==> flow/design.v <==
module Memory2RW(
  input         clock,
  input         reset,
  input  [4:0]  p1addr,  
  output [63:0] p1rdata,  
  input  [63:0] p1wdata,  
  input         p1we,  
  input  [4:0]  p2addr,  
  output [63:0] p2rdata,  
  input  [63:0] p2wdata,  
  input         p2we  
);
  reg [63:0] mem [0:31];  
  wire  mem_port1_r_en;  
  wire [4:0] mem_port1_r_addr;  
  wire [63:0] mem_port1_r_data;  
  wire  mem_port2_r_en;  
  wire [4:0] mem_port2_r_addr;  
  wire [63:0] mem_port2_r_data;  
  wire [63:0] mem_port1_w_data;  
  wire [4:0] mem_port1_w_addr;  
  wire  mem_port1_w_mask;  
  wire  mem_port1_w_en;  
  wire [63:0] mem_port2_w_data;  
  wire [4:0] mem_port2_w_addr;  
  wire  mem_port2_w_mask;  
  wire  mem_port2_w_en;  
  reg  mem_port1_r_en_pipe_0;
  reg [4:0] mem_port1_r_addr_pipe_0;
  reg  mem_port2_r_en_pipe_0;
  reg [4:0] mem_port2_r_addr_pipe_0;
  assign mem_port1_r_en = mem_port1_r_en_pipe_0;
  assign mem_port1_r_addr = mem_port1_r_addr_pipe_0;
  assign mem_port1_r_data = mem[mem_port1_r_addr];  
  assign mem_port2_r_en = mem_port2_r_en_pipe_0;
  assign mem_port2_r_addr = mem_port2_r_addr_pipe_0;
  assign mem_port2_r_data = mem[mem_port2_r_addr];  
  assign mem_port1_w_data = p1wdata;
  assign mem_port1_w_addr = p1addr;
  assign mem_port1_w_mask = p1we;
  assign mem_port1_w_en = 1'h1 & p1we;
  assign mem_port2_w_data = p2wdata;
  assign mem_port2_w_addr = p2addr;
  assign mem_port2_w_mask = p2we;
  assign mem_port2_w_en = 1'h1 & p2we;
  assign p1rdata = mem_port1_r_data;  
  assign p2rdata = mem_port2_r_data;  
  always @(posedge clock) begin
    if (mem_port1_w_en & mem_port1_w_mask) begin
      mem[mem_port1_w_addr] <= mem_port1_w_data;  
    end
    if (mem_port2_w_en & mem_port2_w_mask) begin
      mem[mem_port2_w_addr] <= mem_port2_w_data;  
    end
    mem_port1_r_en_pipe_0 <= 1'h1 & ~p1we;
    if (1'h1 & ~p1we) begin
      mem_port1_r_addr_pipe_0 <= p1addr;
    end
    mem_port2_r_en_pipe_0 <= 1'h1 & ~p2we;
    if (1'h1 & ~p2we) begin
      mem_port2_r_addr_pipe_0 <= p2addr;
    end
  end
endmodule
# Reports on Memory2RW
# What the tools print for Memory2RW, step after step.
# Lines are those of the file above, counted from 1.
# Operators: Yosys type, input widths -> output width; for muxes data width and select width s.
# A cell with n/a has no value.
# setup
top_module,Memory2RW
clock_port,clock
cell_library,sky130hd
pvt_corner,tt_025C_1v80

# After elaboration
# Counts by Yosys on the flattened word-level netlist (proc, flatten, opt, wreduce; memories kept). Print and check cells are left out. Cells with the same type and inputs are merged into one.
# Yosys's memory passes give these memory sizes; they may raise the number of words (mostly to a power of two), join words into wider ones and drop unused or constant bits.
# bits
register_bits,10
ramBits,2048
clocked_rd_ports_x_width,128
n_memories,1
# op_classes
muxes,8
# memory_table
name,size,width,rd,wr,line,rtl
mem,32,64,2,2,13,reg [63:0] mem [0:31];
# ops
cell,n
$mux 64,2
$mux 5,4
$mux 1,2

# Logic depth
# Yosys ltp: most cells in a row. Word level: on the elaborated netlist, between registers, memories and ports. Mapped: between sequential cells and ports; inverters and the memories' decode and read muxes count.
# logic_depth
word_depth,1
ABC_AREA,0
mapped_depth,9
mapped_depth_nobuf,4

# Netlist
# Yosys stat after the flow's synthesis: flattened, memories mapped to cells. It holds for the ABC_AREA given above (unset counts as 0); a run with the other value may have another netlist.
# synth_totals
stdcells,7592
yosys_area_um2,120423.0
flip_flops,2068
buf_cells,999
# by_type
type,n,type_area_um2
sky130_fd_sc_hd__edfxtp_1,2058,6.18E+04
sky130_fd_sc_hd__mux4_2,728,1.64E+04
sky130_fd_sc_hd__mux2_1,1397,1.57E+04
sky130_fd_sc_hd__mux2_2,673,7.58E+03
sky130_fd_sc_hd__mux2i_1,609,6.1E+03
sky130_fd_sc_hd__a22oi_1,288,2.16E+03
sky130_fd_sc_hd__clkbuf_1,534,2E+03
sky130_fd_sc_hd__buf_2,323,1616.55
sky130_fd_sc_hd__o22ai_1,143,894.608
sky130_fd_sc_hd__a211oi_1,87,653.126
sky130_fd_sc_hd__buf_6,52,585.562
sky130_fd_sc_hd__a221oi_1,66,578.054
sky130_fd_sc_hd__buf_4,69,517.997
sky130_fd_sc_hd__a22o_1,50,437.92
sky130_fd_sc_hd__nor2b_1,58,362.848
sky130_fd_sc_hd__nand4_1,53,331.568
sky130_fd_sc_hd__nand3_1,44,220.211
sky130_fd_sc_hd__a21oi_1,40,200.192
# Not listed: further types 44, cells in them 320.

# Path before layout
# OpenSTA on the mapped netlist: ideal clock, no wires. The path of least setup slack (recovery checks aside). Input and output delay are each 20% of the period. Register names are those of the netlist, which keeps one name where synthesis merged equal registers.
# synth_path
kind,input port to flip-flop
start,input port p1we
end,memory mem[16][0]
period_ps,7420
input_delay_ps,1484
launch_ps,1484
arrival_ps,7002
slack_ps,-156
delay_ps,6092
path_stages,5
path_buffers,2
synth_period_reached_ps,7576
# "delay_ps" = arrival - input delay + setup time.
# "path_stages": output pins that drive a net of the path, with the launching flip-flop's if there is one; two outputs of one cell count as two.
# "synth_period_reached_ps" = period - worst setup slack (recovery checks aside). The figure is calculated, with input and output delays left at 20% of the set period.
# Between the ends stands the longest chain of elaborated cells between them, by number of cells; it is not shown to be the way that was timed. Of several equally long chains one is given.
# Each line given opens the expression or statement behind the cell; cells for indexed reads and writes are added by Yosys, which also makes memories of some case tables.
# The path ends at the enable pin of a flip-flop; only ways to that pin are counted.
# synth_between
cell_sequence,sky130_fd_sc_hd__clkbuf_1 sky130_fd_sc_hd__inv_1 sky130_fd_sc_hd__or3_1 sky130_fd_sc_hd__clkbuf_1 sky130_fd_sc_hd__o21ai_0
elab_chain_len,1
cells_between,2
lines_between,1
# synth_lines
item,line,rtl
from (decl),7,"input         p1we,"
$mux 5,49,if (mem_port1_w_en & mem_port1_w_mask) begin
to (decl),13,reg [63:0] mem [0:31];

# Worst path after layout
# Path of least setup slack in the final report of run 1 (OpenROAD, finished layout, wires in). Where an end is a register, its clock arrival counts in the times.
# The report prints the path's times to 10 ps; the period is as set.
# layout_path
kind,flip-flop to output port
start,register (no name shown)
end,output port p1rdata[22]
period_ps,5290
out_delay_ps,1060
launch_ps,920
arrival_ps,3720
slack_ps,510
path_stages,11
path_buffers,7
# layout_between
cell_sequence,sky130_fd_sc_hd__dfxtp_4 sky130_fd_sc_hd__buf_4 sky130_fd_sc_hd__buf_12 sky130_fd_sc_hd__buf_16 sky130_fd_sc_hd__or3_4 sky130_fd_sc_hd__buf_16 sky130_fd_sc_hd__buf_4 sky130_fd_sc_hd__o22ai_1 sky130_fd_sc_hd__a211oi_1 sky130_fd_sc_hd__buf_4 sky130_fd_sc_hd__clkdlybuf4s50_1
# layout_lines
item,line,rtl
to (decl),5,"output [63:0] p1rdata,"
# No chain of elaborated cells between the ends is given.

# Stored flow runs of Memory2RW (2 of them; Yosys, OpenROAD, sky130hd). They differ in their settings and are not a sequence. Constraints: input delay and output delay 20% of the set period each, output load 0.01 pF.
# "clock_period_reached_ps": clock period set for the run, less the worst setup slack. It is reckoned from that one timing run; input and output delays stay at 20% of the period that was set.
# "worst_path_ps" = time allowed to the worst setup path (clock period - input delay - output delay, where it has them) - its slack; a late launch clock adds to it, a late capture clock takes from it.
# By "power.total_mw" is meant OpenSTA's value without simulated activity: inputs other than the clock are taken to toggle once in ten clock periods, and the tool carries that through the logic.
# "worst_path_ps" is known to 10 ps.
# Settings: n/a = not set for that run.
stored run,period_ns,CORE_UTILIZATION,SETUP_SLACK_MARGIN,CORE_MARGIN,TNS_END_PERCENT,GPL_TIMING_DRIVEN,GPL_ROUTABILITY_DRIVEN,CAP_MARGIN,SLEW_MARGIN,final_stdcell_area_um2,worst_path_ps,timing.worst_path_kind,timing.setup.tns_ps,clock_period_reached_ps,hold_worst_slack_ps,power.total_mw,total_die_area_um2,synthArea_um2,fin_util_frac,timing.setup.ws_ps
run 1,5.29,21,0.68,8,50,1,1,5,20,145266.0,3720,flip-flop to output port,0,4782,473,42.675,597931.0,120423.0,0.254,508
run 2,9.87,40,n/a,2,n/a,n/a,n/a,20,20,133230.0,5600,flip-flop to output port,0,7570,475,22.215,305461.0,120423.0,0.444,2300
