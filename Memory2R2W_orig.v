==> flow/design.v <==
module Memory2R2W(
  input         clock,
  input         reset,
  input  [4:0]  r1addr,  
  output [63:0] r1data,  
  input  [4:0]  r2addr,  
  output [63:0] r2data,  
  input  [4:0]  w1addr,  
  input  [63:0] w1data,  
  input  [4:0]  w2addr,  
  input  [63:0] w2data  
);
  reg [63:0] mem [0:31];  
  wire  mem_r1data_MPORT_en;  
  wire [4:0] mem_r1data_MPORT_addr;  
  wire [63:0] mem_r1data_MPORT_data;  
  wire  mem_r2data_MPORT_en;  
  wire [4:0] mem_r2data_MPORT_addr;  
  wire [63:0] mem_r2data_MPORT_data;  
  wire [63:0] mem_MPORT_data;  
  wire [4:0] mem_MPORT_addr;  
  wire  mem_MPORT_mask;  
  wire  mem_MPORT_en;  
  wire [63:0] mem_MPORT_1_data;  
  wire [4:0] mem_MPORT_1_addr;  
  wire  mem_MPORT_1_mask;  
  wire  mem_MPORT_1_en;  
  reg  mem_r1data_MPORT_en_pipe_0;
  reg [4:0] mem_r1data_MPORT_addr_pipe_0;
  reg  mem_r2data_MPORT_en_pipe_0;
  reg [4:0] mem_r2data_MPORT_addr_pipe_0;
  assign mem_r1data_MPORT_en = mem_r1data_MPORT_en_pipe_0;
  assign mem_r1data_MPORT_addr = mem_r1data_MPORT_addr_pipe_0;
  assign mem_r1data_MPORT_data = mem[mem_r1data_MPORT_addr];  
  assign mem_r2data_MPORT_en = mem_r2data_MPORT_en_pipe_0;
  assign mem_r2data_MPORT_addr = mem_r2data_MPORT_addr_pipe_0;
  assign mem_r2data_MPORT_data = mem[mem_r2data_MPORT_addr];  
  assign mem_MPORT_data = w1data;
  assign mem_MPORT_addr = w1addr;
  assign mem_MPORT_mask = 1'h1;
  assign mem_MPORT_en = 1'h1;
  assign mem_MPORT_1_data = w2data;
  assign mem_MPORT_1_addr = w2addr;
  assign mem_MPORT_1_mask = 1'h1;
  assign mem_MPORT_1_en = 1'h1;
  assign r1data = mem_r1data_MPORT_data;  
  assign r2data = mem_r2data_MPORT_data;  
  always @(posedge clock) begin
    if (mem_MPORT_en & mem_MPORT_mask) begin
      mem[mem_MPORT_addr] <= mem_MPORT_data;  
    end
    if (mem_MPORT_1_en & mem_MPORT_1_mask) begin
      mem[mem_MPORT_1_addr] <= mem_MPORT_1_data;  
    end
    mem_r1data_MPORT_en_pipe_0 <= 1'h1;
    if (1'h1) begin
      mem_r1data_MPORT_addr_pipe_0 <= r1addr;
    end
    mem_r2data_MPORT_en_pipe_0 <= 1'h1;
    if (1'h1) begin
      mem_r2data_MPORT_addr_pipe_0 <= r2addr;
    end
  end
endmodule
## Reports on Memory2R2W

The steps from the RTL of Memory2R2W to its reports follow in flow order.
Line numbers count from 1 in the design file above.
Cell names lack the library's common part.
The mark - stands for no value.

| set-up | value |
|---|---|
| design top | Memory2R2W |
| clock input | clock |
| standard-cell library | sky130hd |
| corner | tt_025C_1v80 |

## Elaborated design

Yosys after proc, flatten, opt, wreduce and memory -nomap, before mapping. Enables and synchronous resets that opt folds into registers are not counted as muxes. Memory bits, and registers merged into a memory's read port (data or address), are not among the register bits. Print and check cells are not counted. Equal cells are merged and count once.
Yosys's memory passes give these memory sizes; they may raise the number of words (mostly to a power of two), join words into wider ones and drop unused or constant bits.

| bit counts | value |
|---|---|
| register bits | 0 |
| clocked read ports x word width | 128 |
| bits in latches | 0 |
| bits in writable memories | 2,048 |
| bits of input ports | 150 |
| ROM bits | 0 |
| output and inout port bits | 128 |
| cells after elaboration | 1 |
| memory cells | 1 |

Memory list:

| memory | words | bits a word | read ports | write ports | RTL line | RTL |
|---|---|---|---|---|---|---|
| mem | 32 | 64 | 2 | 2 | 13 | `reg [63:0] mem [0:31];` |

| operators by class | value |
|---|---|
| reductions and logical operators | 0 |
| $lt $le $gt $ge | 0 |
| multipliers | 0 |
| shift-type cells | 0 |
| mux-type cells | 0 |
| div/mod/pow operators | 0 |
| bitwise operators | 0 |
| equal/unequal tests | 0 |
| add/subtract/negate cells | 0 |

## Depth

Longest topological path by Yosys (ltp), each cell counted once; first at word level (registers and memories cut), then after technology mapping (sequential cells cut; the memories' decode and read muxes count).

| logic depth | value |
|---|---|
| depth after elaboration | 0 |
| ABC_AREA | 0 |
| mapped depth | 10 |
| mapped depth without buffers | 5 |

## Synthesis result

The flow's flattened synthesis, as Yosys stat reports it; memories are mapped. The netlist is that of the ABC_AREA named above (0 if unset); the other value can give another one.
Totals and module areas in this step are rounded.

| mapped netlist | value |
|---|---|
| chip area (Yosys) | 117,700 um^2 |
| area of sequential cells | 61,700 um^2 |
| buffer cells | 950 |
| flip-flops | 2,058 |
| cells in the netlist | 7,043 |

Cell types:

| cell | count | total area (um^2) |
|---|---|---|
| edfxtp_1 | 2,048 | 6.15E+04 |
| mux4_2 | 958 | 2.16E+04 |
| mux2_2 | 1,870 | 2.11E+04 |
| o22ai_1 | 427 | 2.67E+03 |
| mux2_1 | 179 | 2.02E+03 |
| clkbuf_1 | 530 | 1.99E+03 |
| buf_2 | 275 | 1,376.32 |
| mux2i_1 | 137 | 1.37E+03 |
| buf_4 | 92 | 690.662 |
| nor4_1 | 94 | 588.064 |
| a22oi_1 | 78 | 585.562 |
| buf_6 | 26 | 292.781 |
| nand2_1 | 65 | 243.984 |
| dfxtp_1 | 10 | 200.192 |
| nand3_1 | 40 | 200.192 |
| o21ai_0 | 24 | 120.115 |
| nand4_1 | 19 | 118.864 |
| o221a_1 | 9 | 101.347 |

Not listed: further types 29, cells in them 162.

## Path before layout

OpenSTA on the mapped netlist: ideal clock, no wires. The path of least setup slack (recovery checks aside). Input and output delay are each 20% of the period. Register names are those of the netlist, which keeps one name where synthesis merged equal registers.

| timing post-synthesis | value |
|---|---|
| path kind | input port to flip-flop |
| start | input port w1addr[4] |
| end | memory mem[5][0] |
| driving pins on the path | 2 |
| path slack | 3,041 ps |
| arrival | 7,184 ps |
| setup time | 575 ps |
| path delay | 5,599 ps |
| input delay | 2,160 ps |
| data required time | 10,225 ps |
| time at the first pin | 2,160 ps |
| buffers on the path | 0 |
| period | 10,800 ps |
| synthesis period reached | 7,759 ps |

"path delay" is the arrival time less input delay plus setup time.
"driving pins on the path": output pins that drive a net of the path, with the launching flip-flop's if there is one; two outputs of one cell count as two.
"synthesis period reached" = period - worst setup slack (recovery checks aside). The figure is calculated, with input and output delays left at 20% of the set period.

| between the ends, post-synthesis | value |
|---|---|
| cell sequence | or3b_2 > o21ai_0 |

RTL lines, path post-synthesis:

| what | RTL line | RTL |
|---|---|---|
| start: declaration | 8 | `input  [4:0]  w1addr,` |
| end: declaration | 13 | `reg [63:0] mem [0:31];` |

Chain of elaborated cells between the ends: none given.

## Timing after layout

Path of least setup slack in the final report of entry A (OpenROAD, finished layout, wires in). Where an end is a register, its clock arrival counts in the times.
The path's times are printed in steps of 10 ps; the period is the one set.

| timing after layout | value |
|---|---|
| path kind | flip-flop to output port |
| start | register (no name shown) |
| end | output port r1data[7] |
| time at the first pin | 920 ps |
| data required time | 8,880 ps |
| buffers on the path | 3 |
| arrival | 5,950 ps |
| output delay | 2,220 ps |
| period | 11,100 ps |
| driving pins on the path | 8 |
| path slack | 2,930 ps |

| between the ends, after layout | value |
|---|---|
| cell sequence | dfxtp_4 > buf_4 > or3_2 > buf_4 > o22ai_1 > a211o_1 > a21oi_1 > clkdlybuf4s50_1 |

RTL lines, path after layout:

| what | RTL line | RTL |
|---|---|---|
| end: declaration | 5 | `output [63:0] r1data,` |

Chain of elaborated cells between the ends: none given.

Subject: flow runs of Memory2R2W

Hi,

Module Memory2R2W, platform sky130hd: 2 stored runs of the flow (Yosys, OpenROAD) with differing settings, in no particular order. Input and output delays are each 20% of the period that was set; the output load is 0.01 pF.
By "clock period achieved" is meant the clock period of the run minus its worst setup slack. This is arithmetic on one report: input and output delays are still those of the set period (20% each).
"time of the worst setup path": the worst setup path's part of the clock period (all of it between registers, 20% less for each end at a port) less its slack. A launch clock that arrives late makes it longer, a capture clock that arrives late makes it shorter.
"power consumption": no workload was simulated; the value follows from the tool's default switching activity.
"time of the worst setup path" is given in steps of 10 ps.
Values from the reports are rounded here.

#### Entry A

| setting | value |
|---|---|
| period_ns | `11.1` |
| CORE_UTILIZATION | `25` |
| PLACE_DENSITY | `0.74` |
| CORE_ASPECT_RATIO | `1.25` |
| CORE_MARGIN | `6` |
| TNS_END_PERCENT | `55` |
| GPL_TIMING_DRIVEN | `1` |
| CTS_CLUSTER_DIAMETER | `195` |
| CAP_MARGIN | `10` |
| SLEW_MARGIN | `10` |

| result | value |
|---|---|
| mapped cell area after synthesis | 117,700 um^2 |
| die outline area | 487,500 um^2 |
| standard-cell area of the final layout | 133,900 um^2 |
| final utilization | 28.6 % |
| setup slack of the worst path | 2,932 ps |
| summed negative setup slack | 0 ps |
| final worst hold slack | 1,732 ps |
| power consumption | 19,270 µW |
| clock period achieved | 8,168 ps |
| time of the worst setup path | 5,950 ps |
| type of the worst setup path | flip-flop to output port |

#### Entry B

| setting | value |
|---|---|
| period_ns | `12.0` |
| CAP_MARGIN | `20` |
| CORE_MARGIN | `2` |
| CORE_UTILIZATION | `40` |
| SLEW_MARGIN | `20` |

| result | value |
|---|---|
| mapped cell area after synthesis | 117,700 um^2 |
| die outline area | 298,600 um^2 |
| standard-cell area of the final layout | 130,500 um^2 |
| final utilization | 44.5 % |
| setup slack of the worst path | 3,724 ps |
| summed negative setup slack | 0 ps |
| final worst hold slack | 1,920 ps |
| power consumption | 17,630 µW |
| clock period achieved | 8,276 ps |
| time of the worst setup path | 5,880 ps |
| type of the worst setup path | flip-flop to output port |

Regards
